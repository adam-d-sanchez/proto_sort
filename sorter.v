==> flow/design.v <==
`timescale 1ns / 1ps
module CU(
	input clk, rst, enter, gte, counted, sorted,
	output done, mem_en, high_en, low_en, temp_en, stat_en,
	output [1:0] writemux
    );
reg [7:0] word;
reg [2:0] NS, CS;
parameter IDLE=3'b000, LOAD=3'b001, RUN=3'b010, COMP=3'b011, MOVE=3'b100, SWAP1=3'b101, SWAP2=3'b110, DONE=3'b111;
assign {mem_en, high_en, low_en, temp_en, stat_en, writemux, done} = word;
initial begin
	CS=IDLE;
	end
always@(rst, enter, gte, counted, sorted, clk) begin
	case(CS)
		IDLE: if(enter) NS=LOAD;
				else NS=IDLE;
		LOAD: if(counted) NS=RUN;
				else NS=LOAD;
		RUN: if (sorted) NS=DONE;
				else NS=COMP;
		COMP:if (gte) NS=MOVE;
				else NS=SWAP1;
		MOVE: if(counted) NS=RUN;
		        else NS=COMP;
		SWAP1: NS=SWAP2;
		SWAP2: if(counted) NS=RUN;
		        else NS=COMP;
		default:NS=IDLE;
	endcase
end
  always@(posedge clk, posedge rst) begin
    	if(rst) CS<=IDLE;
    	else CS<=NS;
    end
always@(CS) begin
case (CS)
	IDLE: word = 8'b11100_00_0;
	LOAD: word = 8'b11100_00_0;
	RUN:  word = 8'b00000_10_0;
	COMP: word = 8'b00001_10_0;
	MOVE: word = 8'b01101_10_0;
	SWAP1:word = 8'b11110_10_0;
	SWAP2:word = 8'b10001_01_0;
	DONE: word = 8'b00000_11_1;
endcase
end
endmodule
`timescale 1ns / 1ps
module comparator(
	input [3:0]low, high,
	output reg gte
    );
always@(low,high) begin
	gte=(high>=low);
end
endmodule
`timescale 1ns / 1ps
module counter(
	input clk, en, rst, 
	output reg [2:0] lc
    );
initial begin
	lc=3'b000;
end
always@(posedge clk,posedge rst) begin
	if (rst) begin
		lc<=3'b000;
	end else 
	if (en) begin
		lc<=lc+3'b001;
	end else begin
		lc<=lc;
	end
end
endmodule
module datamux(
	input [3:0] zero, one, two, three, four, five, six, seven,
	input [2:0] sel,
	output reg [3:0] out
    );
always@(*) begin
	case (sel)
		3'b000: out=zero;
		3'b001: out=one;
		3'b010: out=two;
		3'b011: out=three;
		3'b100: out=four;
		3'b101: out=five;
		3'b110: out=six;
		3'b111: out=seven;
	endcase
end
endmodule
`timescale 1ns / 1ps
 module datapath(
	input mem_en, high_en, low_en, temp_en, stat_en, clk, rst,
	input [1:0] writemux,
	input [3:0] IN,
	output gte, counted, sorted,
	output [3:0] lowest, low, low_med, med, med_high, high, higher, highest 
    );
wire a, b, c, d, e, f, g, h;
wire [2:0] A, B;
wire [3:0] AA, AB, AC, AD, AE, AF, AG, AH, BA, BB, CA, DA; 
counter low_pointer(.clk(clk),.en(low_en),.rst(rst),.lc(A));  
hcounter high_pointer(.clk(clk),.en(high_en),.rst(rst),.hc(B),.c(counted));  
smallmux dataload(.zero(IN),.one(CA),.two(BB),.three(4'b000),.sel(writemux),.out(DA));  
datamux LOW(.zero(AA),.one(AB),.two(AC),.three(AD),.four(AE),.five(AF),.six(AG),.seven(AH),.sel(A),.out(BA));
datamux HIGH(.zero(AA),.one(AB),.two(AC),.three(AD),.four(AE),.five(AF),.six(AG),.seven(AH),.sel(B),.out(BB));
comparator GTE(.low(BA),.high(BB),.gte(gte));
fourdreg temporary(.clk(clk),.en(temp_en),.rst(rst),.hold(BA),.out(CA));
drom DATA(.clk(clk),.we(mem_en),.wa(A),.wd(DA),.zero(AA),.one(AB),.two(AC),.three(AD),.four(AE),.five(AF),.six(AG),.seven(AH));
statreg STATUS(.clk(clk),.we(stat_en),.wa(B),.wd(gte),.zero(a),.one(b),.two(c),.three(d),.four(e),.five(f),.six(g),.seven(h));
sand LargeAND(.A(a),.B(b),.C(c),.D(d),.E(e),.F(f),.G(g),.H(h),.out(sorted));
assign lowest=AA;
assign low=AB;
assign low_med=AC;
assign med=AD;
assign med_high=AE;
assign high=AF;
assign higher=AG;
assign highest=AH;
endmodule
`timescale 1ns / 1ps
module drom(
	input clk, we, 
	input [2:0] wa,
	input [3:0] wd,
	output [3:0] zero, one, two, three, four, five, six, seven
    );
reg [3:0] data[7:0];
always@(posedge clk) begin
	if (we) begin
		data[wa]<=wd;
	end
end
assign zero  = data[3'b000] ;
assign one   = data[3'b001] ;
assign two   = data[3'b010] ;
assign three = data[3'b011] ;
assign four  = data[3'b100] ;
assign five  = data[3'b101] ;
assign six   = data[3'b110] ;
assign seven = data[3'b111] ;
endmodule
`timescale 1ns / 1ps
module fourdreg(
	input clk, en, rst,
	input [3:0] hold,
	output reg [3:0] out
    );
always@(posedge clk, posedge rst) begin
	if(rst) begin
		out<=4'b0000;
	end else
	if(en) begin
		out<=hold;
	end else 
	out<=out;
end
endmodule
`timescale 1ns / 1ps
module hcounter(
input clk, en, rst, 
	output reg [2:0] hc,
	output reg c
    );
initial begin
	hc=3'b001;
end
always@(posedge clk,posedge rst) begin
	if (rst) begin
		hc<=3'b001;
	end else 
	if (en) begin
		hc<=hc+3'b001;
	end else begin
		hc<=hc;
	end
end
always@(hc) begin
	if (hc==3'b000) begin
		c=1'b1;
	end else c=1'b0;
end
endmodule
`timescale 1ns / 1ps
module sand(
input A, B, C, D, E, F, G, H,
output reg out
    );
always@(*) begin
out=(A&B&C&D&E&F&G&H);
end
endmodule
module smallmux(
	input [3:0] zero, one, two, three,
	input [1:0] sel,
	output reg [3:0] out
    );
always@(*) begin
	case (sel)
		2'b00: out=zero;
		2'b01: out=one;
		2'b10: out=two;
		2'b11: out=three;
	endcase
end
endmodule
`timescale 1ns / 1ps
module sorter(
	input clk, rst, enter,
    input [3:0] IN,
	output done, 
	output [3:0] LT, LO, LM, ME, MH, HI, HR, HT
    );
wire A,B,C;  
wire V,W,X,Y,Z;  
wire [1:0] AA;  
CU Controller(.clk(clk),.rst(rst),.enter(enter),.gte(A),.counted(B),.sorted(C),.mem_en(V),.high_en(W),.low_en(X),.temp_en(Y),.stat_en(Z),.done(done),.writemux(AA));
datapath Datapath(.clk(clk),.rst(rst),.gte(A),.counted(B),.sorted(C),.mem_en(V),.high_en(W),.low_en(X),.temp_en(Y),.stat_en(Z),.writemux(AA),.IN(IN),.lowest(LT), .low(LO), .low_med(LM), .med(ME), .med_high(MH), .high(HI), .higher(HR), .highest(HT));
endmodule
`timescale 1ns / 1ps
module statreg(
	input clk, we, 
	input [2:0] wa,
	input wd,
	output zero, one, two, three, four, five, six, seven
    );
reg data[7:0];
always@(posedge clk) begin
	if (we) begin
		data[wa]<=wd;
	end
end
assign zero  = 1'b1;
assign one   = data[3'b001] ;
assign two   = data[3'b010] ;
assign three = data[3'b011] ;
assign four  = data[3'b100] ;
assign five  = data[3'b101] ;
assign six   = data[3'b110] ;
assign seven = data[3'b111] ;
endmodule
# Step by step through the tools: sorter
# The steps from the RTL of sorter to its reports follow in flow order.
# Line numbers count from 1 in the design file above.
# Operators carry their Yosys type and port widths (W data, S select, Z words).
# Cell names lack the library's common part.
# The mark - stands for no value.
# design
top_module	sorter
clk_port	clk
cell_library	sky130hd
corner	tt_025C_1v80

# Word level
# Source: Yosys, flattened and elaborated, memories not mapped. Widths are those after wreduce. Registers that Yosys merges into a memory's read port (data or address) are not register bits. Print and check cells do not count. Equal cells are merged and count once.
# Yosys's memory passes give these memory sizes; they may raise the number of words (mostly to a power of two), join words into wider ones and drop unused or constant bits.
# bits
reg_bits	13
ram_bits	40
mem_bits_ro	64
in_bits	7
output_inout_bits	33
latch_bits	0
elab_cells	60
memories	3
# mem_list
name	words	word_bits	line	rtl
(name not given)	8	8	37	case (CS)
Datapath.DATA.data	8	4	132	reg [3:0] data[7:0];
Datapath.STATUS.data	8	1	231	reg data[7:0];
# classes
n_eq	23
n_mux	16
n_addsub	2
reduce_logical	5
compare	1
mul	0
n_logic	6
div	0
shifts	0
# op_table
cell	n
$pmux W4 S8	2
$eq A3 B3 Y1 const B	11
$eq A3 B2 Y1 const B	6
$pmux W3 S6	1
$pmux W4 S4	1
$eq A3 B1 Y1 const B	3
$logic_not A3 Y1	3
$mux W3	3
$mux W1	7
$and A1 B1 Y1	6
$add A3 B1 Y3 const B	2
$eq A2 B2 Y1 const B	2
$ge A4 B4 Y1	1
$mux W4	1
$eq A2 B1 Y1 const B	1
$logic_not A2 Y1	1
$reduce_or A2 Y1	1
$mux W2	1

# Longest topological paths
# Yosys ltp: most cells in a row. Word level: on the elaborated netlist, between registers, memories and ports. Mapped: between sequential cells and ports; inverters and the memories' decode and read muxes count.
# logic_depth
depth_word	8
ABC_AREA	1
ltp_mapped	15
depth_no_buf	15

# After synthesis
# Source: synth_stat.txt of the flow (Yosys; design flattened, memories mapped). It holds for the ABC_AREA given above (unset counts as 0); a run with the other value may have another netlist.
# mapped
ff_cells	52
sequential_area_um2	1497.7
synth_area_um2	2976.6
mapped_cells	338
buffers	7
# by_type
cell_type	n	type_area_um2
edfxtp_1	39	1.17E+03
nand2_1	102	382.867
dfrtp_1	12	300.288
ha_1	21	262.752
nand3_1	36	180.173
nor2_1	38	142.637
inv_1	35	131.376
o21ai_0	12	60.058
buf_6	4	45.043
nor2_4	4	45.043
nand3_2	3	30.029
dfstp_2	1	26.275
nand4_1	4	25.024
buf_4	3	22.522
nor3_1	4	20.019
xnor2_1	2	17.517
a21oi_1	3	15.014
and2_1	2	12.512
# Not listed: further types 11, cells in them 13.

# Worst setup path after synthesis
# Path of least setup slack by OpenSTA after synthesis, without wires, with an ideal clock, recovery checks aside; 20% of the period is set as input and as output delay. Where synthesis merged equal registers, the netlist keeps one of their names.
# synth_path
kind	reg-to-reg
startpoint	register Datapath.high_pointer.hc[0]
endpoint	memory Datapath.STATUS.data[1]
t_required_ns	4.152
setup_slack_ns	2.139
launch_ns	0.000
period_ns	4.45
driving_pins	11
n_path_buf	1
setup_ns	0.298
delay_ns	2.311
t_arrival_ns	2.013
synth_period_reached_ns	2.311
# "delay_ns" is the arrival time less input delay plus setup time.
# "driving_pins" counts driving pins, that of a launching flip-flop among them; a cell with two outputs on the path counts twice.
# "synth_period_reached_ns" = period - worst setup slack (recovery checks aside). The figure is calculated, with input and output delays left at 20% of the set period.
# Between the ends stands the longest chain of elaborated cells between them, by number of cells; it is not shown to be the way that was timed. Of several equally long chains one is given.
# A line is the first line of the expression or statement that the cell stems from. Yosys adds cells for indexed reads and writes and turns some case tables into memories.
# At most two assigning lines are given for a register; there are more.
# The path ends at the data pin of a flip-flop with enable; ways to the enable are not counted.
# synth_between
path_cell_list	dfstp_2 > inv_1 > ha_1 > buf_4 > nor2_4 > nand3_1 > or2_0 > and2_1 > ha_1 > nand4_1 > nand3_1
elab_chain_len	4
cells_between	11
cone_classes	compare: 1; eq/ne: 7; mux: 2; reduce/logical: 1
# synth_lines
item	line	rtl
start, declared	166	output reg [2:0] hc,
start, assigned	177	hc<=hc+3'b001;
start, assigned	179	hc<=hc;
$eq A3 B3 Y1	83	case (sel)
$pmux W4 S8	83
$ge A4 B4 Y1	55	gte=(high>=low);
$mux W1	233	if (we) begin
end, declared	231	reg data[7:0];

# Path in the finished layout
# Path of least setup slack in the final report of record 2 (OpenROAD, finished layout, wires in). Where an end is a register, its clock arrival counts in the times.
# layout_path
kind	reg-to-output
startpoint	register Controller.CS[1]
endpoint	output done
driving_pins	5
t_arrival_ns	1.88
period_ns	5.37
setup_slack_ns	2.42
output_delay_ns	1.07
n_path_buf	1
launch_ns	0.30
t_required_ns	4.30
# Between the ends stands the longest chain of elaborated cells between them, by number of cells; it is not shown to be the way that was timed. Of several equally long chains one is given.
# The chain passes a memory read, where the word-level depth is cut; so it can be longer than that depth.
# layout_between
path_cell_list	dfrtp_1 > ha_1 > nand2_1 > inv_1 > clkdlybuf4s50_1
elab_chain_len	1
cells_between	1
cone_lines	1
cone_classes	memory: 1
# layout_lines
item	line	rtl
start, declared	8	reg [2:0] NS, CS;
start, assigned	33	if(rst) CS<=IDLE;
start, assigned	34	else CS<=NS;
$mem_v2 Z8 W8	37	case (CS)
end, declared	215	output done,

# Flow measurements of sorter on sky130hd: 2 stored runs with different settings, listed in no order. Input and output delays are each 20% of the period that was set; the output load is 0.01 pF.
# "timing.worst_path_ns": the worst setup path's part of the clock period (all of it between registers, 20% less for each end at a port) less its slack. A launch clock that arrives late makes it longer, a capture clock that arrives late makes it shorter.
# Settings: -- = not set for that run.
# Results: -- = not shown.
run name	period_ns	CORE_UTILIZATION	SETUP_SLACK_MARGIN	PLACE_DENSITY_LB_ADDON	HOLD_SLACK_MARGIN	CELL_PAD_IN_SITES_GLOBAL_PLACEMENT	CELL_PAD_IN_SITES_DETAIL_PLACEMENT	SLEW_MARGIN	CAP_MARGIN	CORE_MARGIN	PLACE_DENSITY	CORE_ASPECT_RATIO	ABC_AREA	GPL_TIMING_DRIVEN	CTS_CLUSTER_SIZE	MIN_ROUTING_LAYER	final_setup_ws_ns	layout_stdcell_area_um2	final_hold_ws_ns	total_die_area_um2	synthesis_area_um2	timing.worst_path_ns	worst_setup_path_type	util_pct	setupTns_ns
record 1	4.44	67	0.45	0.03	0.25	1	1	15	20	2	--	--	--	--	--	--	--	--	--	--	--	--	--	--	--
record 2	5.37	53	0.07	--	--	1	--	5	20	2	0.56	0.61	1	1	99	met2	2.419	3465.8	0.494	6249.9	2976.6	1.88	reg-to-output	63.7	0.000
# Record 1: did not finish, placement stopped with FLW-0024
